==> flow/design.v <==
module controlunit(op,fn,clk,reg_write,reg_dst,reg_insrc,ALU_src,add_sub,logic_fn,fn_class,data_read,data_write,brtype,PCsrc);
input [5:0]op,fn;
input clk;
output reg [1:0]reg_dst,reg_insrc,logic_fn,fn_class,brtype,PCsrc;
output reg reg_write,ALU_src,add_sub,data_read,data_write;
always @(posedge clk)
begin
case({op,fn})
12'b001111xxxxxx:
begin
	reg_write <= 1'b1;
	reg_dst <= 2'b00;
	reg_insrc <= 2'b01;
	ALU_src <= 1'b1;
	add_sub <= 1'bx;
	logic_fn <= 2'bx;
	fn_class <= 2'b00;
	data_read <= 1'b0;
	data_write <= 1'b0;
	brtype <= 2'b00;
	PCsrc <=2'b00;
end
12'b000000100000:
begin
	reg_write <= 1'b1;
	reg_dst <= 2'b01;
	reg_insrc <= 2'b01;
	ALU_src <= 1'b0;
	add_sub <= 1'b0;
	logic_fn <= 2'bx;
	fn_class <= 2'b10;
	data_read <= 1'b0;
	data_write <= 1'b0;
	brtype <= 2'b00;
	PCsrc <=2'b00;
end
12'b000000100010:
begin
	reg_write <= 1'b1;
	reg_dst <= 2'b01;
	reg_insrc <= 2'b01;
	ALU_src <= 1'b0;
	add_sub <= 1'b1;
	logic_fn <= 2'bx;
	fn_class <= 2'b10;
	data_read <= 1'b0;
	data_write <= 1'b0;
	brtype <= 2'b00;
	PCsrc <=2'b00;
end
12'b000000101010:
begin
	reg_write <= 1'b1;
	reg_dst <= 2'b01;
	reg_insrc <= 2'b01;
	ALU_src <= 1'b0;
	add_sub <= 1'b1;
	logic_fn <= 2'bx;
	fn_class <= 2'b01;
	data_read <= 1'b0;
	data_write <= 1'b0;
	brtype <= 2'b00;
	PCsrc <=2'b00;
end
12'b001000xxxxxx:
begin
	reg_write <= 1'b1;
	reg_dst <= 2'b00;
	reg_insrc <= 2'b01;
	ALU_src <= 1'b1;
	add_sub <= 1'b0;
	logic_fn <= 2'bx;
	fn_class <= 2'b10;
	data_read <= 1'b0;
	data_write <= 1'b0;
	brtype <= 2'b00;
	PCsrc <=2'b00;
end
12'b001010xxxxxx:
begin
	reg_write <= 1'b1;
	reg_dst <= 2'b00;
	reg_insrc <= 2'b01;
	ALU_src <= 1'b1;
	add_sub <= 1'b1;
	logic_fn <= 2'bx;
	fn_class <= 2'b01;
	data_read <= 1'b0;
	data_write <= 1'b0;
	brtype <= 2'b00;
	PCsrc <=2'b00;
end
12'b000000100100:
begin
	reg_write <= 1'b1;
	reg_dst <= 2'b01;
	reg_insrc <= 2'b01;
	ALU_src <= 1'b0;
	add_sub <= 1'bx;
	logic_fn <= 2'b00;
	fn_class <= 2'b11;
	data_read <= 1'b0;
	data_write <= 1'b0;
	brtype <= 2'b00;
	PCsrc <=2'b00;
end
12'b000000100101:
begin
	reg_write <= 1'b1;
	reg_dst <= 2'b01;
	reg_insrc <= 2'b01;
	ALU_src <= 1'b0;
	add_sub <= 1'bx;
	logic_fn <= 2'b01;
	fn_class <= 2'b11;
	data_read <= 1'b0;
	data_write <= 1'b0;
	brtype <= 2'b00;
	PCsrc <=2'b00;
end
12'b000000100110:
begin
	reg_write <= 1'b1;
	reg_dst <= 2'b01;
	reg_insrc <= 2'b01;
	ALU_src <= 1'b0;
	add_sub <= 1'bx;
	logic_fn <= 2'b10;
	fn_class <= 2'b11;
	data_read <= 1'b0;
	data_write <= 1'b0;
	brtype <= 2'b00;
	PCsrc <=2'b00;
end
12'b000000100111:
begin
	reg_write <= 1'b1;
	reg_dst <= 2'b01;
	reg_insrc <= 2'b01;
	ALU_src <= 1'b0;
	add_sub <= 1'bx;
	logic_fn <= 2'b11;
	fn_class <= 2'b11;
	data_read <= 1'b0;
	data_write <= 1'b0;
	brtype <= 2'b00;
	PCsrc <=2'b00;
end
12'b001100xxxxxx:
begin
	reg_write <= 1'b1;
	reg_dst <= 2'b00;
	reg_insrc <= 2'b01;
	ALU_src <= 1'b1;
	add_sub <= 1'bx;
	logic_fn <= 2'b00;
	fn_class <= 2'b11;
	data_read <= 1'b0;
	data_write <= 1'b0;
	brtype <= 2'b00;
	PCsrc <=2'b00;
end
12'b001101xxxxxx:
begin
	reg_write <= 1'b1;
	reg_dst <= 2'b00;
	reg_insrc <= 2'b01;
	ALU_src <= 1'b1;
	add_sub <= 1'b1;
	logic_fn <= 2'b01;
	fn_class <= 2'b11;
	data_read <= 1'b0;
	data_write <= 1'b0;
	brtype <= 2'b00;
	PCsrc <=2'b00;
end
12'b001110xxxxxx:
begin
	reg_write <= 1'b1;
	reg_dst <= 2'b00;
	reg_insrc <= 2'b01;
	ALU_src <= 1'b1;
	add_sub <= 1'b1;
	logic_fn <= 2'b10;
	fn_class <= 2'b11;
	data_read <= 1'b0;
	data_write <= 1'b0;
	brtype <= 2'b00;
	PCsrc <=2'b00;
end
12'b100011xxxxxx:
begin
	reg_write <= 1'b1;
	reg_dst <= 2'b00;
	reg_insrc <= 2'b00;
	ALU_src <= 1'b1;
	add_sub <= 1'b0;
	logic_fn <= 2'bx;
	fn_class <= 2'b10;
	data_read <= 1'b1;
	data_write <= 1'b0;
	brtype <= 2'b00;
	PCsrc <=2'b00;
end
12'b101011xxxxxx:
begin
	reg_write <= 1'b0;
	reg_dst <= 2'bx;
	reg_insrc <= 2'bx;
	ALU_src <= 1'b1;
	add_sub <= 1'b0;
	logic_fn <= 2'bx;
	fn_class <= 2'b10;
	data_read <= 1'b0;
	data_write <= 1'b1;
	brtype <= 2'b00;
	PCsrc <=2'b00;
end
12'b000010xxxxxx:
begin
	reg_write <= 1'b0;
	reg_dst <= 2'bx;
	reg_insrc <= 2'bx;
	ALU_src <= 1'bx;
	add_sub <= 1'bx;
	logic_fn <= 2'bx;
	fn_class <= 2'bx;
	data_read <= 1'b0;
	data_write <= 1'b0;
	brtype <= 2'bx;
	PCsrc <=2'b01;
end
12'b000000001000:
begin
	reg_write <= 1'b0;
	reg_dst <= 2'bx;
	reg_insrc <= 2'bx;
	ALU_src <= 1'bx;
	add_sub <= 1'bx;
	logic_fn <= 2'bx;
	fn_class <= 2'bx;
	data_read <= 1'b0;
	data_write <= 1'b0;
	brtype <= 2'bx;
	PCsrc <=2'b10;
end
12'b000001xxxxxx:
begin
	reg_write <= 1'b0;
	reg_dst <= 2'bx;
	reg_insrc <= 2'bx;
	ALU_src <= 1'bx;
	add_sub <= 1'bx;
	logic_fn <= 2'bx;
	fn_class <= 2'bx;
	data_read <= 1'b0;
	data_write <= 1'b0;
	brtype <= 2'b11;
	PCsrc <=2'b00;
end
12'b000100xxxxxx:
begin
	reg_write <= 1'b0;
	reg_dst <= 2'bx;
	reg_insrc <= 2'bx;
	ALU_src <= 1'bx;
	add_sub <= 1'bx;
	logic_fn <= 2'bx;
	fn_class <= 2'bx;
	data_read <= 1'b0;
	data_write <= 1'b0;
	brtype <= 2'b01;
	PCsrc <=2'b00;
end
12'b000101xxxxxx:
begin
	reg_write <= 1'b0;
	reg_dst <= 2'bx;
	reg_insrc <= 2'bx;
	ALU_src <= 1'bx;
	add_sub <= 1'bx;
	logic_fn <= 2'bx;
	fn_class <= 2'bx;
	data_read <= 1'b0;
	data_write <= 1'b0;
	brtype <= 2'b10;
	PCsrc <=2'b00;
end
12'b000011xxxxxx:
begin
	reg_write <= 1'b1;
	reg_dst <= 2'b10;
	reg_insrc <= 2'b10;
	ALU_src <= 1'bx;
	add_sub <= 1'bx;
	logic_fn <= 2'bx;
	fn_class <= 2'bx;
	data_read <= 1'b0;
	data_write <= 1'b0;
	brtype <= 2'b00;
	PCsrc <=2'b01;
end
12'b000000001100:
begin
	reg_write <= 1'b0;
	reg_dst <= 2'bx;
	reg_insrc <= 2'bx;
	ALU_src <= 1'bx;
	add_sub <= 1'bx;
	logic_fn <= 2'bx;
	fn_class <= 2'bx;
	data_read <= 1'b0;
	data_write <= 1'b0;
	brtype <= 2'bx;
	PCsrc <=2'b11;
end
endcase
end
endmodule
======== Tool chain data of controlunit ========
What the tools print for controlunit, step after step.
Lines are those of the file above, counted from 1.
Operators carry their Yosys type and port widths (W data, S select, Z words).
A cell with - has no value.
inputs
  top ..................................... controlunit
  clock ................................... clk
  cell library ............................ sky130hd
  library corner .......................... tt_025C_1v80

======== Word level ========
Yosys after proc, flatten, opt, wreduce and memory -nomap, before mapping. Memory bits, and registers merged into a memory's read port (data or address), are not among the register bits. Print and check cells are not counted. Equal cells are merged and count once.
operators by class
  bitwise logic cells ..................... 0
  shift operators ......................... 0
  div/mod/pow operators ................... 0
  add/subtract/negate cells ............... 0
  mux-type cells .......................... 11
  multipliers ............................. 0
  magnitude comparators ................... 0
  eq/ne operators ......................... 22
  reductions and logical operators ........ 34
operators with widths
  kind                    number
  $eq A12 B6 Y1 const B   7
  $eq A12 B10 Y1 const B  6
  $reduce_or A21 Y1       2
  $reduce_or A7 Y1        5
  $pmux W2 S4             4
  $reduce_or A15 Y1       2
  $reduce_or A13 Y1       2
  $eq A12 B12 Y1 const B  2
  $eq A12 B4 Y1 const B   2
  $eq A12 B8 Y1 const B   2
  $eq A12 B9 Y1 const B   2
  $reduce_or A18 Y1       1
  $reduce_or A16 Y1       1
  $reduce_bool A5 Y1      3
  $eq A12 B7 Y1 const B   1
  $reduce_bool A4 Y1      3
  $pmux W2 S3             2
  $reduce_or A2 Y1        5
  $reduce_or A5 Y1        2
  $pmux W1 S2             5
  $reduce_or A8 Y1        1
  $reduce_bool A2 Y1      3
  $reduce_bool A3 Y1      2
  $reduce_or A4 Y1        1
  $reduce_or A3 Y1        1
bit counts
  RAM bits ................................ 0
  bits in read-only memories .............. 0
  memories ................................ 0
  word width x clocked read ports ......... 0
  output and inout bits ................... 17
  latch bits .............................. 0
  cells after elaboration ................. 78
  register bits ........................... 17
  input port bits ......................... 13

======== Longest topological paths ========
Yosys ltp: most cells in a row. Word level: on the elaborated netlist, between registers, memories and ports. Mapped: between sequential cells and ports; inverters and the memories' decode and read muxes count.
logic depth
  depth in word-level cells ............... 3
  ABC_AREA ................................ 0
  gate-level depth with buffers ........... 6
  gate-level depth less buffers ........... 4

======== Mapped cells and area ========
Yosys stat after the flow's synthesis: flattened, memories mapped to cells. It holds for the ABC_AREA given above (unset counts as 0); a run with the other value may have another netlist.
cell types
  cell type                  number  area in all (µm²)
  sky130_fd_sc_hd__edfxtp_1  17      510.49
  sky130_fd_sc_hd__nand3_2   10      100.096
  sky130_fd_sc_hd__buf_6     6       67.565
  sky130_fd_sc_hd__nor2_1    9       33.782
  sky130_fd_sc_hd__nand3_1   6       30.029
  sky130_fd_sc_hd__and2_4    3       26.275
  sky130_fd_sc_hd__inv_1     7       26.275
  sky130_fd_sc_hd__a31oi_1   4       25.024
  sky130_fd_sc_hd__nand2b_1  4       25.024
  sky130_fd_sc_hd__nand2_1   6       22.522
  sky130_fd_sc_hd__a31oi_4   1       21.27
  sky130_fd_sc_hd__a21oi_1   4       20.019
  sky130_fd_sc_hd__nor3_2    2       20.019
  sky130_fd_sc_hd__o21ai_0   4       20.019
  sky130_fd_sc_hd__a211o_1   2       17.517
  sky130_fd_sc_hd__a32oi_2   1       16.266
  sky130_fd_sc_hd__o21ai_4   1       16.266
  sky130_fd_sc_hd__and3_2    2       15.014
Not listed: further types 21, cells in them 22.
synthesis totals
  flip-flops .............................. 17
  sequential area ......................... 510.5 µm²
  buffers ................................. 8
  mapped area ............................. 1193.6 µm²
  cell count .............................. 111

======== Worst setup path after synthesis ========
OpenSTA on the mapped netlist: ideal clock, no wires. The path of least setup slack (recovery checks aside). Input and output delay are each 20% of the period. Register names are those of the netlist, which keeps one name where synthesis merged equal registers.
timing after synthesis
  kind .................................... input to register
  start point ............................. input port op[1]
  end point ............................... register PCsrc[0]
  time at the first pin ................... 0.308 ns
  path slack .............................. 0.002 ns
  setup time .............................. 0.294 ns
  input delay ............................. 0.308 ns
  stages on the path ...................... 6
  data required time ...................... 1.246 ns
  period .................................. 1.54 ns
  arrival time ............................ 1.244 ns
  path buffers ............................ 2
  delay of the path ....................... 1.230 ns
  synthesis period reached ................ 1.538 ns
"delay of the path" is the arrival time less input delay plus setup time.
"stages on the path": output pins that drive a net of the path, with the launching flip-flop's if there is one; two outputs of one cell count as two.
"synthesis period reached" = period - worst setup slack (recovery checks aside). The figure is calculated, with input and output delays left at 20% of the set period.
The rows between start and end are the longest chain of elaborated cells between them; the timing report does not say that the signal goes this way. Where chains are equally long, one stands for them.
Each line given opens the expression or statement behind the cell; cells for indexed reads and writes are added by Yosys, which also makes memories of some case tables.
A register here has more assigning lines than the two given.
Only ways into the end's enable, where the timed path ends, are counted here.
on the way, after synthesis
  cell sequence ........................... sky130_fd_sc_hd__buf_6 > sky130_fd_sc_hd__or3_1 > sky130_fd_sc_hd__o21ai_2 > sky130_fd_sc_hd__a32oi_2 > sky130_fd_sc_hd__buf_6 > sky130_fd_sc_hd__nand3_2
  cells in the longest elaborated chain ... 3
  elaborated cells on any way between the ends .. 25
  RTL lines with such cells ............... 1
  those cells by class .................... eq/ne: 22; reduce/logical: 3
ends and longest elaborated chain, after synthesis
  what                line  text
  from (decl)         2     input [5:0]op,fn;
  $eq A12 B9 Y1       8     case({op,fn})
  $reduce_or A18 Y1   -
  $reduce_bool A4 Y1  -
  to (assign)         21    PCsrc <=2'b00;
  to (assign)         35    PCsrc <=2'b00;
  to (decl)           4     output reg [1:0]reg_dst,reg_insrc,logic_fn,fn_class,brtype,PCsrc;

======== Worst path after layout ========
Path of least setup slack in the final report of run 1 (OpenROAD, finished layout, wires in). Where an end is a register, its clock arrival counts in the times.
timing after layout
  kind .................................... input to register
  start point ............................. input port op[4]
  end point ............................... register data_read
  input delay ............................. 0.19 ns
  data required time ...................... 0.94 ns
  path slack .............................. -0.33 ns
  arrival time ............................ 1.28 ns
  path buffers ............................ 1
  time at the first pin ................... 0.19 ns
  period .................................. 0.942 ns
  setup time .............................. 0.24 ns
  stages on the path ...................... 5
The rows between start and end are the longest chain of elaborated cells between them; the timing report does not say that the signal goes this way. Where chains are equally long, one stands for them.
A register here has more assigning lines than the two given.
Ways into the end's enable are left out, as the timed path ends at the data pin.
on the way, after layout
  cell sequence ........................... sky130_fd_sc_hd__buf_8 > sky130_fd_sc_hd__nor4_4 > sky130_fd_sc_hd__and2_4 > sky130_fd_sc_hd__a31oi_4 > sky130_fd_sc_hd__and4_1
  cells in the longest elaborated chain ... 3
  elaborated cells on any way between the ends .. 24
  RTL lines with such cells ............... 1
  those cells by class .................... eq/ne: 22; mux: 1; reduce/logical: 1
ends and longest elaborated chain, after layout
  what               line  text
  from (decl)        2     input [5:0]op,fn;
  $eq A12 B4 Y1      8     case({op,fn})
  $reduce_or A21 Y1  -
  $pmux W1 S2        8
  to (assign)        18    data_read <= 1'b0;
  to (assign)        32    data_read <= 1'b0;
  to (decl)          5     output reg reg_write,ALU_src,add_sub,data_read,data_write;

Data sheet: physical implementation of controlunit

Flow measurements of controlunit on sky130hd: 2 stored runs with different settings, listed in no order. Input and output delays are each 20% of the period that was set; the output load is 0.01 pF.
"achieved clock period (ns)" means the clock period less the worst setup slack. The figure is calculated, with input and output delays left at 20% of the set period.
"worst setup path time (ns)": the worst setup path's part of the clock period (all of it between registers, 20% less for each end at a port) less its slack. A launch clock that arrives late makes it longer, a capture clock that arrives late makes it shorter.
By "finish__power__total" is meant OpenSTA's value without simulated activity: inputs other than the clock are taken to toggle once in ten clock periods, and the tool carries that through the logic.

Flow files of run 1
==> flow/run.sh <==
#!/bin/bash
# the make line also repeats the synthesis and layout settings of config.mk as NAME=value (left out here)
make -C /OpenROAD-flow-scripts/flow DESIGN_CONFIG=/design/flow/config.mk WORK_HOME=/design/flow/orfs CLKGATE_MAP_FILE= finish
==> flow/config.mk <==
export PLATFORM = sky130hd
export DESIGN_NAME = controlunit
export DESIGN_NICKNAME = controlunit
export VERILOG_FILES = /design/flow/design.v
export SDC_FILE = /design/flow/constraint.sdc
export NUM_CORES = 4
export LEC_CHECK = 0
export ABC_AREA = 0
export CAP_MARGIN = 20
export CELL_PAD_IN_SITES_GLOBAL_PLACEMENT = 3
export CORE_MARGIN = 6
export CORE_UTILIZATION = 15
export MAX_ROUTING_LAYER = met5
export MIN_ROUTING_LAYER = met2
export PLACE_DENSITY_LB_ADDON = 0.08
export SLEW_MARGIN = 20
export TNS_END_PERCENT = 100
==> flow/constraint.sdc <==
create_clock -name core_clock -period 0.942 [get_ports {clk}]
set_input_delay 0.1884 -clock core_clock [delete_from_list [all_inputs] [get_ports {clk}]]
set_output_delay 0.1884 -clock core_clock [all_outputs]
set_load 0.01 [all_outputs]

report of run 1
yosys chip area after synthesis (um^2): 1193.6
finish__design__die__area: 10242.5
finish__design__instance__area__stdcell: 2259.7
finish__design__instance__utilization: 0.2939
finish__timing__setup__ws: -0.334
finish__timing__setup__tns: -8.024
finish__timing__hold__ws: 0.351
finish__power__total: 2.196e-03
achieved clock period (ns): 1.276
worst setup path time (ns): 1.09
worst setup path kind: input to register

Flow files of run 2
==> flow/run.sh <==
#!/bin/bash
# the make line also repeats the synthesis and layout settings of config.mk as NAME=value (left out here)
make -C /OpenROAD-flow-scripts/flow DESIGN_CONFIG=/design/flow/config.mk WORK_HOME=/design/flow/orfs CLKGATE_MAP_FILE= finish
==> flow/config.mk <==
export PLATFORM = sky130hd
export DESIGN_NAME = controlunit
export DESIGN_NICKNAME = controlunit
export VERILOG_FILES = /design/flow/design.v
export SDC_FILE = /design/flow/constraint.sdc
export NUM_CORES = 4
export LEC_CHECK = 0
export CAP_MARGIN = 20
export CORE_MARGIN = 2
export CORE_UTILIZATION = 40
export SETUP_SLACK_MARGIN = 0.47
export SLEW_MARGIN = 20
==> flow/constraint.sdc <==
create_clock -name core_clock -period 1.59 [get_ports {clk}]
set_input_delay 0.3180 -clock core_clock [delete_from_list [all_inputs] [get_ports {clk}]]
set_output_delay 0.3180 -clock core_clock [all_outputs]
set_load 0.01 [all_outputs]

report of run 2
yosys chip area after synthesis (um^2): 1193.6
finish__design__die__area: 3436.9
finish__design__instance__area__stdcell: 1975.6
finish__design__instance__utilization: 0.7043
finish__timing__setup__ws: 0.228
finish__timing__setup__tns: 0.000
finish__timing__hold__ws: 0.506
finish__power__total: 1.154e-03
achieved clock period (ns): 1.362
worst setup path time (ns): 1.04
worst setup path kind: input to register
